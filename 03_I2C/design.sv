==> flow/design.v <==
`timescale 1ns / 1ps
module i2c_master( input clk, rst , newd,
input [6:0] addr,
input op, 
inout sda,
output scl,
input [7:0] din,
output [7:0] dout,
output reg busy, ack_err, done
);
reg scl_t = 0;
reg sda_t = 0;
parameter sys_freq = 40000000;  
parameter i2c_freq = 100000;   
parameter clk_count4 = (sys_freq/i2c_freq); 
parameter clk_count1 = clk_count4/4;  
integer count1 = 0;
reg i2c_clk = 0;
reg [1:0] pulse = 0;
always@(posedge clk)
begin
      if(rst)
       begin
       pulse <= 0;
       count1 <= 0;
       end
       else if (busy == 1'b0)  
        begin
        pulse <= 0;
        count1 <= 0;
        end
      else if(count1  == clk_count1 - 1)
       begin
       pulse <= 1;
       count1 <= count1 + 1;
       end
      else if(count1  == clk_count1*2 - 1)
       begin
       pulse <= 2;
       count1 <= count1 + 1;
       end
      else if(count1  == clk_count1*3 - 1)
       begin
       pulse <= 3;
       count1 <= count1 + 1;
       end
      else if(count1  == clk_count1*4 - 1)
       begin
       pulse <= 0;
       count1 <= 0;
       end
      else
       begin
       count1 <= count1 + 1;
       end
end
reg [3:0] bitcount = 0;
reg [7:0] data_addr   = 0, data_tx = 0;
reg r_ack = 0;
reg [7:0] rx_data = 0;
reg sda_en = 0;
typedef enum logic [3:0] {idle = 0, start = 1, write_addr = 2, ack_1 = 3, write_data = 4, read_data = 5, stop = 6, ack_2 =7, master_ack = 8} state_type;
state_type state = idle;
always@(posedge clk)
begin
 if(rst)
   begin
    bitcount   <= 0;
    data_addr  <= 0;
    data_tx    <= 0;
    scl_t <= 1;
    sda_t <= 1;
    state <= idle;
    busy  <= 1'b0;
    ack_err <= 1'b0;
    done    <= 1'b0;
   end
else
   begin
                case(state)
                      idle:
                      begin
                            done  <= 1'b0;
                            if(newd == 1'b1)
                               begin
                               data_addr  <= {addr,op};
                               data_tx    <= din;
                               busy  <= 1'b1;
                               state <= start;
                               ack_err <= 1'b0;
                               end
                            else
                               begin
                               data_addr  <= 0;
                               data_tx    <= 0;
                               busy  <= 1'b0;
                               state <= idle;
                               ack_err <= 1'b0;
                               end
                      end
                     start: 
                     begin
                         sda_en <= 1'b1;  
                         case(pulse)
                         0: begin scl_t <= 1'b1; sda_t <= 1'b1; end
                         1: begin scl_t <= 1'b1; sda_t <= 1'b1; end
                         2: begin scl_t <= 1'b1; sda_t <= 1'b0; end
                         3: begin scl_t <= 1'b1; sda_t <= 1'b0; end
                         endcase
                             if(count1  == clk_count1*4 - 1)
                             begin
                                state <= write_addr;
                                scl_t <= 1'b0;
                             end
                             else
                                state <= start;
                     end
                   write_addr: 
                   begin
                      sda_en <= 1'b1;   
                      if(bitcount <= 7)
                         begin
                                 case(pulse)
                                 0: begin scl_t <= 1'b0; sda_t <= 1'b0; end
                                 1: begin scl_t <= 1'b0; sda_t <= data_addr[7 - bitcount]; end
                                 2: begin scl_t <= 1'b1;  end
                                 3: begin scl_t <= 1'b1;  end
                                 endcase
                                 if(count1  == clk_count1*4 - 1)
                                 begin
                                    state <= write_addr;
                                    scl_t <= 1'b0;
                                    bitcount <= bitcount + 1;
                                 end
                                 else
                                 begin
                                    state <= write_addr;
                                 end
                         end
                      else
                        begin
                        state <= ack_1;
                        bitcount <= 0;
                        sda_en <= 1'b0;
                        end
                   end   
                   ack_1 : 
                   begin
                        sda_en <= 1'b0;  
                                case(pulse)
                                 0: begin scl_t <= 1'b0; sda_t <= 1'b0; end
                                 1: begin scl_t <= 1'b0; sda_t <= 1'b0; end
                                 2: begin scl_t <= 1'b1; sda_t <= 1'b0; r_ack <= 1'b0; end  
                                 3: begin scl_t <= 1'b1;  end
                                 endcase
                       if(count1  == clk_count1*4 - 1)
                                  begin
                                      if(r_ack == 1'b0 && data_addr[0] == 1'b0)
                                        begin
                                        state <= write_data;
                                        sda_t <= 1'b0;
                                        sda_en <= 1'b1;  
                                        bitcount <= 0;
                                        end
                                      else if (r_ack == 1'b0 && data_addr[0] == 1'b1)
                                      begin
                                        state <= read_data;
                                        sda_t <= 1'b1;
                                        sda_en <= 1'b0;  
                                        bitcount <= 0;
                                      end
                                      else
                                      begin
                                        state <= stop;
                                        sda_en <= 1'b1;  
                                        ack_err <= 1'b1;
                                      end
                                  end
                                 else
                                  begin
                                    state <= ack_1;
                                  end
                   end
                 write_data: 
                 begin
                  if(bitcount <= 7)
                         begin
                                 case(pulse)
                                 0: begin scl_t <= 1'b0;   end
                                 1: begin scl_t <= 1'b0;sda_en <= 1'b1; sda_t <= data_tx[7 - bitcount];                                  end
                                 2: begin scl_t <= 1'b1;  end
                                 3: begin scl_t <= 1'b1;  end
                                 endcase
                                 if(count1  == clk_count1*4 - 1)
                                 begin
                                    state <= write_data;
                                    scl_t <= 1'b0;
                                    bitcount <= bitcount + 1;
                                 end
                                 else
                                 begin
                                    state <= write_data;
                                 end
                         end
                      else
                        begin
                        state <= ack_2;
                        bitcount <= 0;
                        sda_en <= 1'b0;  
                        end
                 end 
                 read_data: 
                 begin
                 sda_en <= 1'b0;  
                 if(bitcount <= 7)
                         begin
                                 case(pulse)
                                 0: begin scl_t <= 1'b0; sda_t <= 1'b0; end
                                 1: begin scl_t <= 1'b0; sda_t <= 1'b0; end
                                 2: begin scl_t <= 1'b1; rx_data[7:0] <= (count1 == 200) ? {rx_data[6:0],sda} : rx_data; end
                                 3: begin scl_t <= 1'b1;  end
                                 endcase
                                 if(count1  == clk_count1*4 - 1)
                                 begin
                                    state <= read_data;
                                    scl_t <= 1'b0;
                                    bitcount <= bitcount + 1;
                                 end
                                 else
                                 begin
                                    state <= read_data;
                                 end
                         end
                      else
                        begin
                        state <= master_ack;
                        bitcount <= 0;
                        sda_en <= 1'b1;  
                        end
                 end
                 master_ack : 
                   begin
                      sda_en <= 1'b1;
                                case(pulse)
                                 0: begin scl_t <= 1'b0; sda_t <= 1'b1; end
                                 1: begin scl_t <= 1'b0; sda_t <= 1'b1; end
                                 2: begin scl_t <= 1'b1; sda_t <= 1'b1; end 
                                 3: begin scl_t <= 1'b1; sda_t <= 1'b1; end
                                 endcase
                       if(count1  == clk_count1*4 - 1)
                                  begin
                                      sda_t <= 1'b0;
                                      state <= stop;
                                      sda_en <= 1'b1;  
                                  end
                                 else
                                  begin
                                    state <= master_ack;
                                  end
                   end
                  ack_2 : 
                   begin
                     sda_en <= 1'b0;  
                                case(pulse)
                                 0: begin scl_t <= 1'b0; sda_t <= 1'b0; end
                                 1: begin scl_t <= 1'b0; sda_t <= 1'b0; end
                                 2: begin scl_t <= 1'b1; sda_t <= 1'b0; r_ack <= 1'b0; end  
                                 3: begin scl_t <= 1'b1;  end
                                 endcase
                       if(count1  == clk_count1*4 - 1)
                                  begin
                                      sda_t <= 1'b0;
                                      sda_en <= 1'b1;  
                                      if(r_ack == 1'b0 )
                                        begin
                                        state <= stop;
                                        ack_err <= 1'b0;
                                        end
                                      else
                                        begin
                                        state <= stop;
                                        ack_err <= 1'b1;
                                        end
                                  end
                                 else
                                  begin
                                    state <= ack_2;
                                  end
                   end
                   stop: 
                     begin
                     sda_en <= 1'b1;  
                         case(pulse)
                         0: begin scl_t <= 1'b1; sda_t <= 1'b0; end
                         1: begin scl_t <= 1'b1; sda_t <= 1'b0; end
                         2: begin scl_t <= 1'b1; sda_t <= 1'b1; end
                         3: begin scl_t <= 1'b1; sda_t <= 1'b1; end
                         endcase
                             if(count1  == clk_count1*4 - 1)
                             begin
                                state <= idle;
                                scl_t <= 1'b0;
                                busy <= 1'b0;
                                sda_en <= 1'b1;  
                                done   <= 1'b1;
                             end
                             else
                                state <= stop;
                     end
                 default : state <= idle;
               endcase
   end
end
assign sda = (sda_en == 1) ? (sda_t == 0) ? 1'b0 : 1'bz : 1'bz;  
assign scl = scl_t;
assign dout = rx_data;
endmodule
Step by step through the tools: i2c_master --
The steps from the RTL of i2c_master to its reports follow in flow order. Line numbers count from 1 in the design file above. Operators carry their Yosys type and port widths (W data, S select, Z words). Cell names lack the library's common part. A cell with -- has no value.
Design: top module i2c_master, clock clk, library sky130hd, timing corner tt_025C_1v80

After elaboration --
Source: Yosys, flattened and elaborated, memories not mapped. Widths are those after wreduce. Registers that Yosys merges into a memory's read port (data or address) are not register bits. Print and check cells do not count.
Operators by class: add/sub/neg operators 3, magnitude comparators 1, equal/unequal tests 32, shift-type cells 2, muxes and demuxes 71, bitwise operators 4, reduce/logical cells 31
Operator list (number):
- $mux W32 | 4
- $eq A32 B10 Y1 const B | 2
- $eq A32 B9 Y1 const B | 2
- $mux W1 | 38
- $pmux W4 S9 | 1
- $add A32 B2 Y32 const B | 1
- $eq A32 B8 Y1 const B | 1
- $mux W4 | 7
- $ne A2 B2 Y1 const B | 9
- $eq A4 B3 Y1 const B | 4
- $shiftx A8 B5 Y1 | 2
- $mux W8 | 2
- $reduce_or A3 Y1 | 5
- $mux W2 | 7
- $reduce_or A2 Y1 | 5
- $reduce_and A5 Y1 | 2
- $pmux W1 S2 | 5
- $eq A4 B2 Y1 const B | 2
- $reduce_bool A4 Y1 | 2
- $reduce_bool A8 Y1 | 1
- $pmux W4 S2 | 1
- $pmux W1 S8 | 1
- $reduce_and A7 Y1 | 1
- $ne A2 B1 Y1 const B | 3
- $ne A3 B3 Y1 const B | 2
- $reduce_and A3 Y1 | 2
- $reduce_bool A3 Y1 | 2
- $reduce_bool A6 Y1 | 1
Not listed: further kinds 20, cells in them 29.
Word-level totals: flip-flop bits (word level) 73, input bits 19, output and inout bits 13

Depth --
Depth = most cells in a row (Yosys ltp): at word level without a register or memory, in the mapped netlist without a sequential cell, where the memories' decode and read muxes count.
Logic depth: word-level depth 7, ABC_AREA 0, depth in mapped cells 7, mapped depth without buffers 6

After synthesis --
Source: synth_stat.txt of the flow (Yosys; design flattened, memories mapped). It holds for the ABC_AREA given above (unset counts as 0); a run with the other value may have another netlist. Totals and module areas in this step are rounded.
Synthesis totals: mapped cells 307, cell area after synthesis 2500 um^2, sequential part of the area 901 um^2, flip-flops 45, buffer cells 27
Cell types:
- dfxtp_1 | number 45, area in all 900.864 um^2
- xnor2_1 | number 16, area in all 140.134 um^2
- nor2_1 | number 37, area in all 138.883 um^2
- xor2_1 | number 9, area in all 78.826 um^2
- a21oi_1 | number 15, area in all 75.072 um^2
- buf_4 | number 10, area in all 75.072 um^2
- nand4_1 | number 12, area in all 75.072 um^2
- nor4_1 | number 12, area in all 75.072 um^2
- nand2_1 | number 19, area in all 71.318 um^2
- nor3_1 | number 14, area in all 70.067 um^2
- nand3_1 | number 11, area in all 55.053 um^2
- clkbuf_1 | number 12, area in all 45.043 um^2
- and3_1 | number 7, area in all 43.792 um^2
- o21ai_0 | number 8, area in all 40.038 um^2
- nand2b_1 | number 6, area in all 37.536 um^2
- nor3b_1 | number 5, area in all 37.536 um^2
- or3_1 | number 5, area in all 31.28 um^2
- o32ai_1 | number 3, area in all 26.275 um^2
Other cell types: 39; their cells: 61.

Timing after synthesis --
Source: OpenSTA report_checks on the synthesized netlist (no wires, ideal clock, input and output delay 20% of the period each), path of least setup slack; recovery checks are left aside. Register names are those of the netlist, which keeps one name where synthesis merged equal registers.
Timing post-synthesis: kind flip-flop to flip-flop, from register count1[0], to register scl_t, clock period 2460 ps, arrival 1729 ps, required time 2326 ps, setup slack 597 ps, delay of the path 1863 ps, stages 7, buffers on the path 0, synthesis period reached 1863 ps
"delay of the path" is the arrival time less input delay plus setup time. "stages": output pins that drive a net of the path, with the launching flip-flop's if there is one; two outputs of one cell count as two. "synthesis period reached" = period - worst setup slack (recovery checks aside). The figure is calculated, with input and output delays left at 20% of the set period. The rows between start and end are the longest chain of elaborated cells between them; the timing report does not say that the signal goes this way. Where chains are equally long, one stands for them. Each line given opens the expression or statement behind the cell; cells for indexed reads and writes are added by Yosys, which also makes memories of some case tables. At most two assigning lines are given for a register; there are more.
On the way, post-synthesis: cell sequence dfxtp_1 -> ha_1 -> and4bb_2 -> nand4_1 -> nor2_1 -> nor3_1 -> or4b_1, cells in the longest elaborated chain 4, elaborated cells between the ends (all ways) 5, those cells by class eq/ne (1); mux (4)
Ends and longest elaborated chain, post-synthesis:
- start, declared | RTL line 17 | integer count1 = 0;
- start, assigned | RTL line 35 | count1 <= count1 + 1;
- start, assigned | RTL line 40 | count1 <= count1 + 1;
- $eq A32 B10 Y1 | RTL line 129 | if(count1  == clk_count1*4 - 1)
- $mux W1 | RTL line 129
- $mux W1 | RTL line 121 | if(bitcount <= 7)
- $pmux W1 S3 | RTL line 80 | case(state)
- end, assigned | RTL line 71 | scl_t <= 1;
- end, assigned | RTL line 105 | 0: begin scl_t <= 1'b1; sda_t <= 1'b1; end
- end, declared | RTL line 11 | reg scl_t = 0;

Path in the finished layout --
From the final timing report of run 1: the path of least setup slack in the routed layout; clock arrival at registers is part of the times. The path's times are printed in steps of 10 ps; the period is the one set.
Timing after layout: kind flip-flop to flip-flop, from register count1[0], to register scl_t, clock period 1360 ps, arrival 1940 ps, required time 1520 ps, setup slack -420 ps, stages 8, buffers on the path 1
The rows between start and end are the longest chain of elaborated cells between them; the timing report does not say that the signal goes this way. Where chains are equally long, one stands for them. At most two assigning lines are given for a register; there are more.
On the way, after layout: cell sequence dfxtp_4 -> ha_4 -> and4bb_2 -> nand4_1 -> buf_4 -> nor2_4 -> nor3_1 -> or4b_1, cells in the longest elaborated chain 4, elaborated cells between the ends (all ways) 5, those cells by class eq/ne (1); mux (4)
Ends and longest elaborated chain, after layout:
- start, declared | RTL line 17 | integer count1 = 0;
- start, assigned | RTL line 35 | count1 <= count1 + 1;
- start, assigned | RTL line 40 | count1 <= count1 + 1;
- $eq A32 B10 Y1 | RTL line 129 | if(count1  == clk_count1*4 - 1)
- $mux W1 | RTL line 129
- $mux W1 | RTL line 121 | if(bitcount <= 7)
- $pmux W1 S3 | RTL line 80 | case(state)
- end, assigned | RTL line 71 | scl_t <= 1;
- end, assigned | RTL line 105 | 0: begin scl_t <= 1'b1; sda_t <= 1'b1; end
- end, declared | RTL line 11 | reg scl_t = 0;

Subject: flow runs of i2c_master

Hi,

Settings and measured results of 2 stored flow runs for module i2c_master (sky130hd), not sorted in any way. The constraints put input and output delay at 20% of the set period each and load the outputs with 0.01 pF.
By "period reached" is meant the clock period of the run minus its worst setup slack. This is arithmetic on one report: input and output delays are still those of the set period (20% each).
"time of the worst setup path": the worst setup path's part of the clock period (all of it between registers, 20% less for each end at a port) less its slack. A launch clock that arrives late makes it longer, a capture clock that arrives late makes it shorter.
"power" is the tool's figure for a default switching activity; nothing was simulated.
"time of the worst setup path" is known to 10 ps.
The measured numbers are rounded.

* Run 1 | settings: period_ns 1.36; CORE_UTILIZATION 32; SETUP_SLACK_MARGIN -0.09; PLACE_DENSITY 0.78; CORE_ASPECT_RATIO 1.89; CORE_MARGIN 8; CELL_PAD_IN_SITES_GLOBAL_PLACEMENT 3; TNS_END_PERCENT 25; CTS_CLUSTER_SIZE 99; CTS_CLUSTER_DIAMETER 313; MIN_ROUTING_LAYER met1; MAX_ROUTING_LAYER met4; CAP_MARGIN 20; SLEW_MARGIN 20 | results: overall die area 11,000 um^2; period reached 1,779 ps; final design utilization 49.7 %; synthesized cell area 2,500 um^2; worst hold slack 462 ps; power 0.00266 W; time of the worst setup path 1,780 ps; worst path kind flip-flop to flip-flop; standard-cell area of the final layout 3,800 um^2; total negative slack -15,400 ps; worst slack on setup checks -419 ps
* Run 2 | settings: period_ns 2.36; CORE_UTILIZATION 41; SETUP_SLACK_MARGIN 0.59; PLACE_DENSITY_LB_ADDON 0.12; CELL_PAD_IN_SITES_GLOBAL_PLACEMENT 3; GPL_TIMING_DRIVEN 1; GPL_ROUTABILITY_DRIVEN 1; CTS_CLUSTER_SIZE 89; CAP_MARGIN 0; MIN_ROUTING_LAYER met1; CORE_MARGIN 2; SLEW_MARGIN 20 | results: total negative slack 0 ps; synthesized cell area 2,500 um^2; worst hold slack 484 ps; final design utilization 57.8 %; worst slack on setup checks 501 ps; overall die area 6,740 um^2; power 0.00138 W; time of the worst setup path 1,860 ps; worst path kind flip-flop to flip-flop; standard-cell area of the final layout 3,420 um^2; period reached 1,859 ps

Regards
